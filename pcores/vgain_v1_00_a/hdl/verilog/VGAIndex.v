==> flow/design.v <==
parameter C_NCK_PER_CLK          = 1;
parameter C_TWR                  = 15000;
parameter C_CTRL_COMPLETE_INDEX = 0;
parameter C_CTRL_IS_WRITE_INDEX = 1;
parameter C_CTRL_PHYIF_RAS_N_INDEX = 2;
parameter C_CTRL_PHYIF_CAS_N_INDEX = 3;
parameter C_CTRL_PHYIF_WE_N_INDEX = 4;
parameter C_CTRL_RMW_INDEX = 6;
parameter C_CTRL_SKIP_0_INDEX = 7;
parameter C_CTRL_PHYIF_DQS_O_INDEX = 8;
parameter C_CTRL_SKIP_1_INDEX = 9;
parameter C_CTRL_DP_RDFIFO_PUSH_INDEX = 10;
parameter C_CTRL_SKIP_2_INDEX = 11;
parameter C_CTRL_AP_COL_CNT_LOAD_INDEX = 12;
parameter C_CTRL_AP_COL_CNT_ENABLE_INDEX = 13;
parameter C_CTRL_AP_PRECHARGE_ADDR10_INDEX = 14;
parameter C_CTRL_AP_ROW_COL_SEL_INDEX = 15;
parameter C_CTRL_PHYIF_FORCE_DM_INDEX = 16;
parameter C_CTRL_REPEAT4_INDEX = 17;
parameter C_B16_REPEAT_CNT = 0;
parameter C_B32_REPEAT_CNT = 0;
parameter C_B64_REPEAT_CNT = 2;
parameter C_ZQCS_REPEAT_CNT = 0;
parameter C_BASEADDR_CTRL0 = 9'h000;
parameter C_HIGHADDR_CTRL0 = 9'h00b;
parameter integer C_SKIP_1_VALUE = 9'h001;
parameter C_BASEADDR_CTRL1 = 9'h00c;
parameter C_HIGHADDR_CTRL1 = 9'h013;
parameter C_BASEADDR_CTRL2 = 9'h014;
parameter C_HIGHADDR_CTRL2 = 9'h01f;
parameter integer C_SKIP_2_VALUE = 9'h001;
parameter C_BASEADDR_CTRL3 = 9'h020;
parameter C_HIGHADDR_CTRL3 = 9'h027;
parameter C_BASEADDR_CTRL4 = 9'h028;
parameter C_HIGHADDR_CTRL4 = 9'h033;
parameter integer C_SKIP_3_VALUE = 9'h001;
parameter C_BASEADDR_CTRL5 = 9'h034;
parameter C_HIGHADDR_CTRL5 = 9'h03b;
parameter C_BASEADDR_CTRL6 = 9'h03c;
parameter C_HIGHADDR_CTRL6 = 9'h047;
parameter integer C_SKIP_4_VALUE = 9'h001;
parameter C_BASEADDR_CTRL7 = 9'h048;
parameter C_HIGHADDR_CTRL7 = 9'h04f;
parameter C_BASEADDR_CTRL8 = 9'h050;
parameter C_HIGHADDR_CTRL8 = 9'h05d;
parameter integer C_SKIP_5_VALUE = 9'h001;
parameter C_BASEADDR_CTRL9 = 9'h05e;
parameter C_HIGHADDR_CTRL9 = 9'h066;
parameter C_BASEADDR_CTRL10 = 9'h067;
parameter C_HIGHADDR_CTRL10 = 9'h078;
parameter integer C_SKIP_6_VALUE = 9'h001;
parameter C_BASEADDR_CTRL11 = 9'h079;
parameter C_HIGHADDR_CTRL11 = 9'h085;
parameter C_BASEADDR_CTRL12 = 9'h086;
parameter C_HIGHADDR_CTRL12 = 9'h097;
parameter integer C_SKIP_7_VALUE = 9'h001;
parameter C_BASEADDR_CTRL13 = 9'h098;
parameter C_HIGHADDR_CTRL13 = 9'h0a4;
parameter C_BASEADDR_CTRL14 = 9'h0a5;
parameter C_HIGHADDR_CTRL14 = 9'h0b5;
parameter C_BASEADDR_CTRL15 = 9'h0b6;
parameter C_HIGHADDR_CTRL15 = 9'h0b7;
parameter C_CTRL_BRAM_INIT_3F = 256'h000002FC000002FC000002FC000002FC000002FC000002FC000002FC000002FC;
parameter C_CTRL_BRAM_INIT_3E = 256'h000002FC000002FC000002FC000002FC000002FC000002FC000002FC000002FC;
parameter C_CTRL_BRAM_INIT_3D = 256'h000002FC000002FC000002FC000002FC000002FC000002FC000002FC000002FC;
parameter C_CTRL_BRAM_INIT_3C = 256'h000002FC000002FC000002FC000002FC000002FC000002FC000002FC000002FC;
parameter C_CTRL_BRAM_INIT_3B = 256'h000002FC000002FC000002FC000002FC000002FC000002FC000002FC000002FC;
parameter C_CTRL_BRAM_INIT_3A = 256'h000002FC000002FC000002FC000002FC000002FC000002FC000002FC000002FC;
parameter C_CTRL_BRAM_INIT_39 = 256'h000002FC000002FC000002FC000002FC000002FC000002FC000002FC000002FC;
parameter C_CTRL_BRAM_INIT_38 = 256'h000002FC000002FC000002FC000002FC000002FC000002FC000002FC000002FC;
parameter C_CTRL_BRAM_INIT_37 = 256'h000002FC000002FC000002FC000002FC000002FC000002FC000002FC000002FC;
parameter C_CTRL_BRAM_INIT_36 = 256'h000002FC000002FC000002FC000002FC000002FC000002FC000002FC000002FC;
parameter C_CTRL_BRAM_INIT_35 = 256'h000002FC000002FC000002FC000002FC000002FC000002FC000002FC000002FC;
parameter C_CTRL_BRAM_INIT_34 = 256'h000002FC000002FC000002FC000002FC000002FC000002FC000002FC000002FC;
parameter C_CTRL_BRAM_INIT_33 = 256'h000002FC000002FC000002FC000002FC000002FC000002FC000002FC000002FC;
parameter C_CTRL_BRAM_INIT_32 = 256'h000002FC000002FC000002FC000002FC000002FC000002FC000002FC000002FC;
parameter C_CTRL_BRAM_INIT_31 = 256'h000002FC000002FC000002FC000002FC000002FC000002FC000002FC000002FC;
parameter C_CTRL_BRAM_INIT_30 = 256'h000002FC000002FC000002FC000002FC000002FC000002FC000002FC000002FC;
parameter C_CTRL_BRAM_INIT_2F = 256'h000002FC000002FC000002FC000002FC000002FC000002FC000002FC000002FC;
parameter C_CTRL_BRAM_INIT_2E = 256'h000002FC000002FC000002FC000002FC000002FC000002FC000002FC000002FC;
parameter C_CTRL_BRAM_INIT_2D = 256'h000002FC000002FC000002FC000002FC000002FC000002FC000002FC000002FC;
parameter C_CTRL_BRAM_INIT_2C = 256'h000002FC000002FC000002FC000002FC000002FC000002FC000002FC000002FC;
parameter C_CTRL_BRAM_INIT_2B = 256'h000002FC000002FC000002FC000002FC000002FC000002FC000002FC000002FC;
parameter C_CTRL_BRAM_INIT_2A = 256'h000002FC000002FC000002FC000002FC000002FC000002FC000002FC000002FC;
parameter C_CTRL_BRAM_INIT_29 = 256'h000002FC000002FC000002FC000002FC000002FC000002FC000002FC000002FC;
parameter C_CTRL_BRAM_INIT_28 = 256'h000002FC000002FC000002FC000002FC000002FC000002FC000002FC000002FC;
parameter C_CTRL_BRAM_INIT_27 = 256'h000002FC000002FC000002FC000002FC000002FC000002FC000002FC000002FC;
parameter C_CTRL_BRAM_INIT_26 = 256'h000002FC000002FC000002FC000002FC000002FC000002FC000002FC000002FC;
parameter C_CTRL_BRAM_INIT_25 = 256'h000002FC000002FC000002FC000002FC000002FC000002FC000002FC000002FC;
parameter C_CTRL_BRAM_INIT_24 = 256'h000002FC000002FC000002FC000002FC000002FC000002FC000002FC000002FC;
parameter C_CTRL_BRAM_INIT_23 = 256'h000002FC000002FC000002FC000002FC000002FC000002FC000002FC000002FC;
parameter C_CTRL_BRAM_INIT_22 = 256'h000002FC000002FC000002FC000002FC000002FC000002FC000002FC000002FC;
parameter C_CTRL_BRAM_INIT_21 = 256'h000002FC000002FC000002FC000002FC000002FC000002FC000002FC000002FC;
parameter C_CTRL_BRAM_INIT_20 = 256'h000002FC000002FC000002FC000002FC000002FC000002FC000002FC000002FC;
parameter C_CTRL_BRAM_INIT_1F = 256'h000002FC000002FC000002FC000002FC000002FC000002FC000002FC000002FC;
parameter C_CTRL_BRAM_INIT_1E = 256'h000002FC000002FC000002FC000002FC000002FC000002FC000002FC000002FC;
parameter C_CTRL_BRAM_INIT_1D = 256'h000002FC000002FC000002FC000002FC000002FC000002FC000002FC000002FC;
parameter C_CTRL_BRAM_INIT_1C = 256'h000002FC000002FC000002FC000002FC000002FC000002FC000002FC000002FC;
parameter C_CTRL_BRAM_INIT_1B = 256'h000002FC000002FC000002FC000002FC000002FC000002FC000002FC000002FC;
parameter C_CTRL_BRAM_INIT_1A = 256'h000002FC000002FC000002FC000002FC000002FC000002FC000002FC000002FC;
parameter C_CTRL_BRAM_INIT_19 = 256'h000002FC000002FC000002FC000002FC000002FC000002FC000002FC000002FC;
parameter C_CTRL_BRAM_INIT_18 = 256'h000002FC000002FC000002FC000002FC000002FC000002FC000002FC000002FC;
parameter C_CTRL_BRAM_INIT_17 = 256'h000002FC000002FC000002FC000002FC000002FC000002FC000002FC000002FC;
parameter C_CTRL_BRAM_INIT_16 = 256'h0000001C0000001C0000001C0000001C0000001C0000001C0000001C0000001D;
parameter C_CTRL_BRAM_INIT_15 = 256'h0000001C0000001C0000001C0000001C0000001C0000001C0000001C00000010;
parameter C_CTRL_BRAM_INIT_14 = 256'h0000001C0000001C000040080000001C0000001C000040080000001C00002414;
parameter C_CTRL_BRAM_INIT_13 = 256'h0000041D000024140000041C000024140002041C000024140000141C00008018;
parameter C_CTRL_BRAM_INIT_12 = 256'h0000001E0000001E0000001E0000400A0000001E0000001F0000001E0000201E;
parameter C_CTRL_BRAM_INIT_11 = 256'h0000001E000021060000011E000021060000011E000021060002011E00002106;
parameter C_CTRL_BRAM_INIT_10 = 256'h0000111E0000801A0000001C0000001C000040080000001C000024140000041D;
parameter C_CTRL_BRAM_INIT_0F = 256'h000024140000041C000024140002041C000024140000141C000080180000001E;
parameter C_CTRL_BRAM_INIT_0E = 256'h0000001E0000001E0000400A0000001E0000001F0000001E0000201E0000001E;
parameter C_CTRL_BRAM_INIT_0D = 256'h000021060000011E000021060000011E000021060002011E000021060000111E;
parameter C_CTRL_BRAM_INIT_0C = 256'h0000801A0000001C0000001C000040080000001C000024140000041D00002414;
parameter C_CTRL_BRAM_INIT_0B = 256'h0000141C000080180000001E0000001E0000001E0000400A0000001E0000001F;
parameter C_CTRL_BRAM_INIT_0A = 256'h0000001E0000201E0000001E000021060000011E000021060000111E0000801A;
parameter C_CTRL_BRAM_INIT_09 = 256'h0000001C0000001C000040080000001C0000001C000024150000141C00008018;
parameter C_CTRL_BRAM_INIT_08 = 256'h0000001E0000001E0000001E0000400A0000001E0000001F0000001E0000201E;
parameter C_CTRL_BRAM_INIT_07 = 256'h0000001E000021060000111E0000801A0000001C0000001C000040080000001C;
parameter C_CTRL_BRAM_INIT_06 = 256'h0000001C000020150000141C000080180000001E0000001E0000001E0000400A;
parameter C_CTRL_BRAM_INIT_05 = 256'h0000001E0000001F0000001E0000001E0000001E000021060001111E0000801A;
parameter C_CTRL_BRAM_INIT_04 = 256'h0000001C0000001C000040080000001C0000001C000020150000141C00008018;
parameter C_CTRL_BRAM_INIT_03 = 256'h0000001E0000001E0000001E0000400A0000001E0000001F0000001E0000001E;
parameter C_CTRL_BRAM_INIT_02 = 256'h0000001E000021060001111E0000801A0000001C0000001C000040080000001C;
parameter C_CTRL_BRAM_INIT_01 = 256'h0000001C000020150000141C000080180000001E0000001E0000001E0000400A;
parameter C_CTRL_BRAM_INIT_00 = 256'h0000001E0000001F0000001E0000001E0000001E000021060001111E0000801A;
parameter C_CTRL_BRAM_SRVAL = 36'h0000002FC;
parameter C_CTRL_BRAM_INITP_07 = 256'h0000000000000000000000000000000000000000000000000000000000000000;
parameter C_CTRL_BRAM_INITP_06 = 256'h0000000000000000000000000000000000000000000000000000000000000000;
parameter C_CTRL_BRAM_INITP_05 = 256'h0000000000000000000000000000000000000000000000000000000000000000;
parameter C_CTRL_BRAM_INITP_04 = 256'h0000000000000000000000000000000000000000000000000000000000000000;
parameter C_CTRL_BRAM_INITP_03 = 256'h0000000000000000000000000000000000000000000000000000000000000000;
parameter C_CTRL_BRAM_INITP_02 = 256'h0000000000000000000000000000000000000000000000000000000000000000;
parameter C_CTRL_BRAM_INITP_01 = 256'h0000000000000000000000000000000000000000000000000000000000000000;
parameter C_CTRL_BRAM_INITP_00 = 256'h0000000000000000000000000000000000000000000000000000000000000000;
parameter C_CTRL_Q0_DELAY = 1;
parameter C_CTRL_Q1_DELAY = 1;
parameter C_CTRL_Q2_DELAY = 2;
parameter C_CTRL_Q3_DELAY = 2;
parameter C_CTRL_Q4_DELAY = 2;
parameter C_CTRL_Q5_DELAY = 0;
parameter C_CTRL_Q6_DELAY = 5;
parameter C_CTRL_Q7_DELAY = 0;
parameter C_CTRL_Q8_DELAY = 2;
parameter C_CTRL_Q9_DELAY = 0;
parameter C_CTRL_Q10_DELAY = 2;
parameter C_CTRL_Q11_DELAY = 0;
parameter C_CTRL_Q12_DELAY = 1;
parameter C_CTRL_Q13_DELAY = 1;
parameter C_CTRL_Q14_DELAY = 1;
parameter C_CTRL_Q15_DELAY = 1;
parameter C_CTRL_Q16_DELAY = 1;
parameter C_CTRL_Q17_DELAY = 1;
parameter C_CTRL_Q18_DELAY = 0;
parameter C_CTRL_Q19_DELAY = 0;
parameter C_CTRL_Q20_DELAY = 0;
parameter C_CTRL_Q21_DELAY = 0;
parameter C_CTRL_Q22_DELAY = 0;
parameter C_CTRL_Q23_DELAY = 0;
parameter C_CTRL_Q24_DELAY = 0;
parameter C_CTRL_Q25_DELAY = 0;
parameter C_CTRL_Q26_DELAY = 0;
parameter C_CTRL_Q27_DELAY = 0;
parameter C_CTRL_Q28_DELAY = 0;
parameter C_CTRL_Q29_DELAY = 0;
parameter C_CTRL_Q30_DELAY = 0;
parameter C_CTRL_Q31_DELAY = 0;
parameter C_CTRL_Q32_DELAY = 0;
parameter C_CTRL_Q33_DELAY = 0;
parameter C_CTRL_Q34_DELAY = 0;
parameter C_CTRL_Q35_DELAY = 0;
parameter C_CTRL_ARB_RDMODWR_DELAY = 3;
parameter C_CTRL_AP_COL_DELAY = 1;
parameter C_CTRL_AP_PI_ADDR_CE_DELAY = 0;
parameter C_CTRL_AP_PORT_SELECT_DELAY = 0;
parameter C_CTRL_AP_PIPELINE1_CE_DELAY = 0;
parameter C_CTRL_DP_LOAD_RDWDADDR_DELAY = 2;
parameter C_CTRL_DP_RDFIFO_WHICHPORT_DELAY = 12;
parameter C_CTRL_DP_SIZE_DELAY = 2;
parameter C_CTRL_DP_WRFIFO_WHICHPORT_DELAY = 4;
parameter C_CTRL_PHYIF_DUMMYREADSTART_DELAY = 5;
module	VGAIndex(
		Reset,
		VGA_IN_DATA_CLK,
		VGA_IN_HSOUT,
		VGA_IN_VSOUT,
		i,
		j,
		valid
	);
	parameter Width = 800,
		FrontH = 40,
		PulseH = 128,
		BackH = 93,  
		Height = 600,
		FrontV = 1,
		PulseV = 4,
		BackV = 24;  
	input Reset;
	input VGA_IN_DATA_CLK;
	input VGA_IN_HSOUT;
	input VGA_IN_VSOUT;
	output [10:0] i;
	output [10:0] j;
	output valid;
	localparam IDLE = 1'd0, ACTIVE = 1'd1;
  reg [10:0] h_counter, v_counter;
	assign j = h_counter - (PulseH+BackH);
	assign i = v_counter - (PulseV+BackV);
	assign valid = (h_counter >= (PulseH+BackH)) & 
								 (h_counter <  (PulseH+BackH+Width)) & 
								 (v_counter >= (PulseV+BackV)) & 
								 (v_counter <  (PulseV+BackV+Height)); 
	reg hsout_delayed;
	reg vsout_delayed;
	wire hsout_posedge;
	wire vsout_posedge;
	assign hsout_posedge = VGA_IN_HSOUT & !hsout_delayed;
	assign vsout_posedge = VGA_IN_VSOUT & !vsout_delayed;
	reg state;
	always@(posedge VGA_IN_DATA_CLK) begin
		if (Reset) begin
			state <= IDLE;
			hsout_delayed <= 1;  
			vsout_delayed <= 1;
			h_counter <= 0;  
			v_counter <= 0;
		end else begin
			hsout_delayed <= VGA_IN_HSOUT;
			vsout_delayed <= VGA_IN_VSOUT;
			case (state)
				IDLE: begin
					if (vsout_posedge) begin
						h_counter <= 0;
						v_counter <= 0;
						state <= ACTIVE;
					end
				end
				ACTIVE: begin
					if (vsout_posedge) begin
						h_counter <= 0;
						v_counter <= 0;
					end else if (hsout_posedge) begin
						h_counter <= 0;
						v_counter <= v_counter + 1;
					end else begin
						h_counter <= h_counter + 1;
						v_counter <= v_counter;
					end
				end
				default:
					state <= IDLE;
			endcase
		end
	end
endmodule
# --- From RTL to reports: VGAIndex ---
# Tool output for the design above, in the order of the flow.
# Lines are those of the file above, counted from 1.
# Cell names lack the library's common part.
design:
  top: "VGAIndex"
  clock: "VGA_IN_DATA_CLK"
  library: "sky130hd"
  pvt_corner: "tt_025C_1v80"

# --- After elaboration ---
# Counts by Yosys on the flattened word-level netlist (proc, flatten, opt, wreduce; memories kept). Register bits leave out memories and registers merged into their read ports (data or address). Print and check cells are left out. Cells with the same type and inputs are merged into one.
bits:
  regBits: 25
  in_bits: 4
  output_inout_bits: 23
  elab_cells: 33
op_classes:
  n_addsub: 4
  cmp: 4
  n_eq: 2
  muxes: 9
  n_logic: 6
  n_reduce_logical: 3
ops:
  columns: ["cell", "n"]
  rows:
  - ["2-to-1 mux 11 bit", 5]
  - ["case mux 11 bit (select 2 bit)", 2]
  - ["adder 11 x 1 -> 11 bit (second input constant)", 2]
  - ["< comparator 11 x 10 -> 1 bit (second input constant)", 2]
  - ["subtractor 11 x 5 -> 11 bit (second input constant)", 1]
  - [">= comparator 11 x 5 -> 1 bit (second input constant)", 1]
  - ["subtractor 11 x 8 -> 11 bit (second input constant)", 1]
  - [">= comparator 11 x 8 -> 1 bit (second input constant)", 1]
  - ["AND 1 bit", 5]
  - ["inequality test 3 x 1 -> 1 bit (second input constant)", 1]
  - ["logical NOT 1 bit", 2]
  - ["inequality test 2 bit (second input constant)", 1]
  - ["AND reduction 2 bit", 1]
  - ["2-to-1 mux 1 bit", 2]
  - ["inverter 1 bit", 1]

# --- Depth ---
# Depth = most cells in a row (Yosys ltp): at word level without a register or memory, in the mapped netlist without a sequential cell, where the memories' decode and read muxes count.
logic_depth:
  depth_word: 5
  abc_area: 0
  mapped_depth: 7
  depth_no_buf: 6

# --- Mapped cells and area ---
# Source: synth_stat.txt of the flow (Yosys; design flattened, memories mapped). It holds for the ABC_AREA given above (unset counts as 0); a run with the other value may have another netlist.
types:
  columns: ["cell_type", "n", "type_area_um2"]
  rows:
  - ["dfxtp_1", 25, 500.48]
  - ["xnor2_1", 17, 148.893]
  - ["nand2_1", 21, 78.826]
  - ["nor2_1", 19, 71.318]
  - ["ha_1", 5, 62.56]
  - ["xor2_1", 6, 52.55]
  - ["a21oi_1", 10, 50.048]
  - ["a311oi_1", 5, 43.792]
  - ["nand3_1", 8, 40.038]
  - ["clkbuf_1", 9, 33.782]
  - ["inv_1", 8, 30.029]
  - ["o21ai_0", 6, 30.029]
  - ["a41oi_1", 3, 26.275]
  - ["a31oi_1", 4, 25.024]
  - ["nor4_1", 4, 25.024]
  - ["or2_2", 4, 25.024]
  - ["buf_4", 3, 22.522]
  - ["o2111a_1", 2, 22.522]
# Not listed: further types 24, cells in them 38.
mapped:
  cells: 197
  area_um2: 1574.0
  seq_area_um2: 500.5
  flip_flops: 25
  buf_cells: 15

# --- Timing after synthesis ---
# OpenSTA on the mapped netlist: ideal clock, no wires. The path of least setup slack (recovery checks aside). Input and output delay are each 20% of the period. Register names are those of the netlist, which keeps one name where synthesis merged equal registers.
synth_timing:
  path_kind: "reg2out"
  from: "register h_counter[1]"
  to: "output port valid"
  tclk_ns: 3.44
  output_delay_ns: 0.688
  launch_ns: 0.000
  arrival_time_ns: 1.448
  required_ns: 2.752
  path_slack_ns: 1.304
  path_delay_ns: 1.448
  stages: 8
  path_buffers: 1
  period_less_setup_slack_ns: 2.136
# "path_delay_ns" is the arrival time less input delay plus setup time.
# A path that ends at an output port has no setup time.
# "stages": output pins that drive a net of the path, with the launching flip-flop's if there is one; two outputs of one cell count as two.
# "period_less_setup_slack_ns" is the clock period less the worst setup slack; recovery checks do not enter. This is arithmetic on one report: input and output delays are still those of the set period (20% each).
# The rows between start and end are the longest chain of elaborated cells between them; the timing report does not say that the signal goes this way. Where chains are equally long, one stands for them.
# Each line given opens the expression or statement behind the cell; cells for indexed reads and writes are added by Yosys, which also makes memories of some case tables.
# At most two assigning lines are given for a register; there are more.
synth_between:
  path_cell_list: "dfxtp_1 > clkbuf_1 > inv_1 > ha_1 > or3_1 > a21oi_1 > o21ai_0 > o2111a_1"
  elab_chain_cells: 4
  cells_between: 5
  cone_lines: 2
  classes_between: "compare: 2; logic: 3"
synth_lines:
  columns: ["element", "line_no", "rtl"]
  rows:
  - ["start, declared", 207, "reg [10:0] h_counter, v_counter;"]
  - ["start, assigned", 226, "h_counter <= 0;"]
  - ["start, assigned", 247, "h_counter <= h_counter + 1;"]
  - [">= comparator 11 x 8 -> 1 bit", 210, "assign valid = (h_counter >= (PulseH+BackH)) &"]
  - ["AND 1 bit x3", 210, null]
  - ["end, declared", 205, "output valid;"]

# --- Worst path after layout ---
# Path of least setup slack in the final report of stored run 1 (OpenROAD, finished layout, wires in). Where an end is a register, its clock arrival counts in the times.
layout_timing:
  path_kind: "reg2out"
  from: "register h_counter[1]"
  to: "output port valid"
  tclk_ns: 2.16
  output_delay_ns: 0.43
  launch_ns: 0.27
  arrival_time_ns: 1.70
  required_ns: 1.73
  path_slack_ns: 0.03
  stages: 8
  path_buffers: 1
# The rows between start and end are the longest chain of elaborated cells between them; the timing report does not say that the signal goes this way. Where chains are equally long, one stands for them.
# At most two assigning lines are given for a register; there are more.
layout_between:
  path_cell_list: "dfxtp_2 > inv_2 > ha_2 > or3_4 > a21oi_4 > o21ai_2 > o2111a_1 > buf_2"
  elab_chain_cells: 4
  cells_between: 5
  cone_lines: 2
  classes_between: "compare: 2; logic: 3"
layout_lines:
  columns: ["element", "line_no", "rtl"]
  rows:
  - ["start, declared", 207, "reg [10:0] h_counter, v_counter;"]
  - ["start, assigned", 226, "h_counter <= 0;"]
  - ["start, assigned", 247, "h_counter <= h_counter + 1;"]
  - [">= comparator 11 x 8 -> 1 bit", 210, "assign valid = (h_counter >= (PulseH+BackH)) &"]
  - ["AND 1 bit x3", 210, null]
  - ["end, declared", 205, "output valid;"]

# Stored flow runs of VGAIndex (2 of them; Yosys, OpenROAD, sky130hd). They differ in their settings and are not a sequence. Constraints: input delay and output delay 20% of the set period each, output load 0.01 pF.
# "achievedPeriod_ns": clock period set for the run, less the worst setup slack. It is reckoned from that one timing run; input and output delays stay at 20% of the period that was set.
# "worst_path_allowed_less_slack_ns": the worst setup path's part of the clock period (all of it between registers, 20% less for each end at a port) less its slack. A launch clock that arrives late makes it longer, a capture clock that arrives late makes it shorter.
# By "total_power_uw" is meant OpenSTA's value without simulated activity: inputs other than the clock are taken to toggle once in ten clock periods, and the tool carries that through the logic.
runs:
  - name: "stored run 1"
    settings:
      period_ns: 2.16
      CAP_MARGIN: 20
      CORE_MARGIN: 2
      CORE_UTILIZATION: 40
      SLEW_MARGIN: 20
    results:
      yosys_chip_area_um2: 1574.0
      timing.hold.ws_ns: 0.538
      achievedPeriod_ns: 2.129
      design.die.area_um2: 4452.9
      layout_utilization_pct: 57.0
      post_route_stdcell_area_um2: 2117.0
      total_power_uw: 840.8
      final_setup_tns_ns: 0.000
      worst_path_allowed_less_slack_ns: 1.70
      critical_path_type: "reg2out"
      ws_setup_ns: 0.031
  - name: "stored run 2"
    settings:
      period_ns: 3.04
      CORE_UTILIZATION: 66
      CORE_MARGIN: 5
      CELL_PAD_IN_SITES_GLOBAL_PLACEMENT: 2
      TNS_END_PERCENT: 65
      GPL_ROUTABILITY_DRIVEN: 0
      SLEW_MARGIN: 35
      CAP_MARGIN: 20
    outcome: "no results, placement failed with GPL-0301"
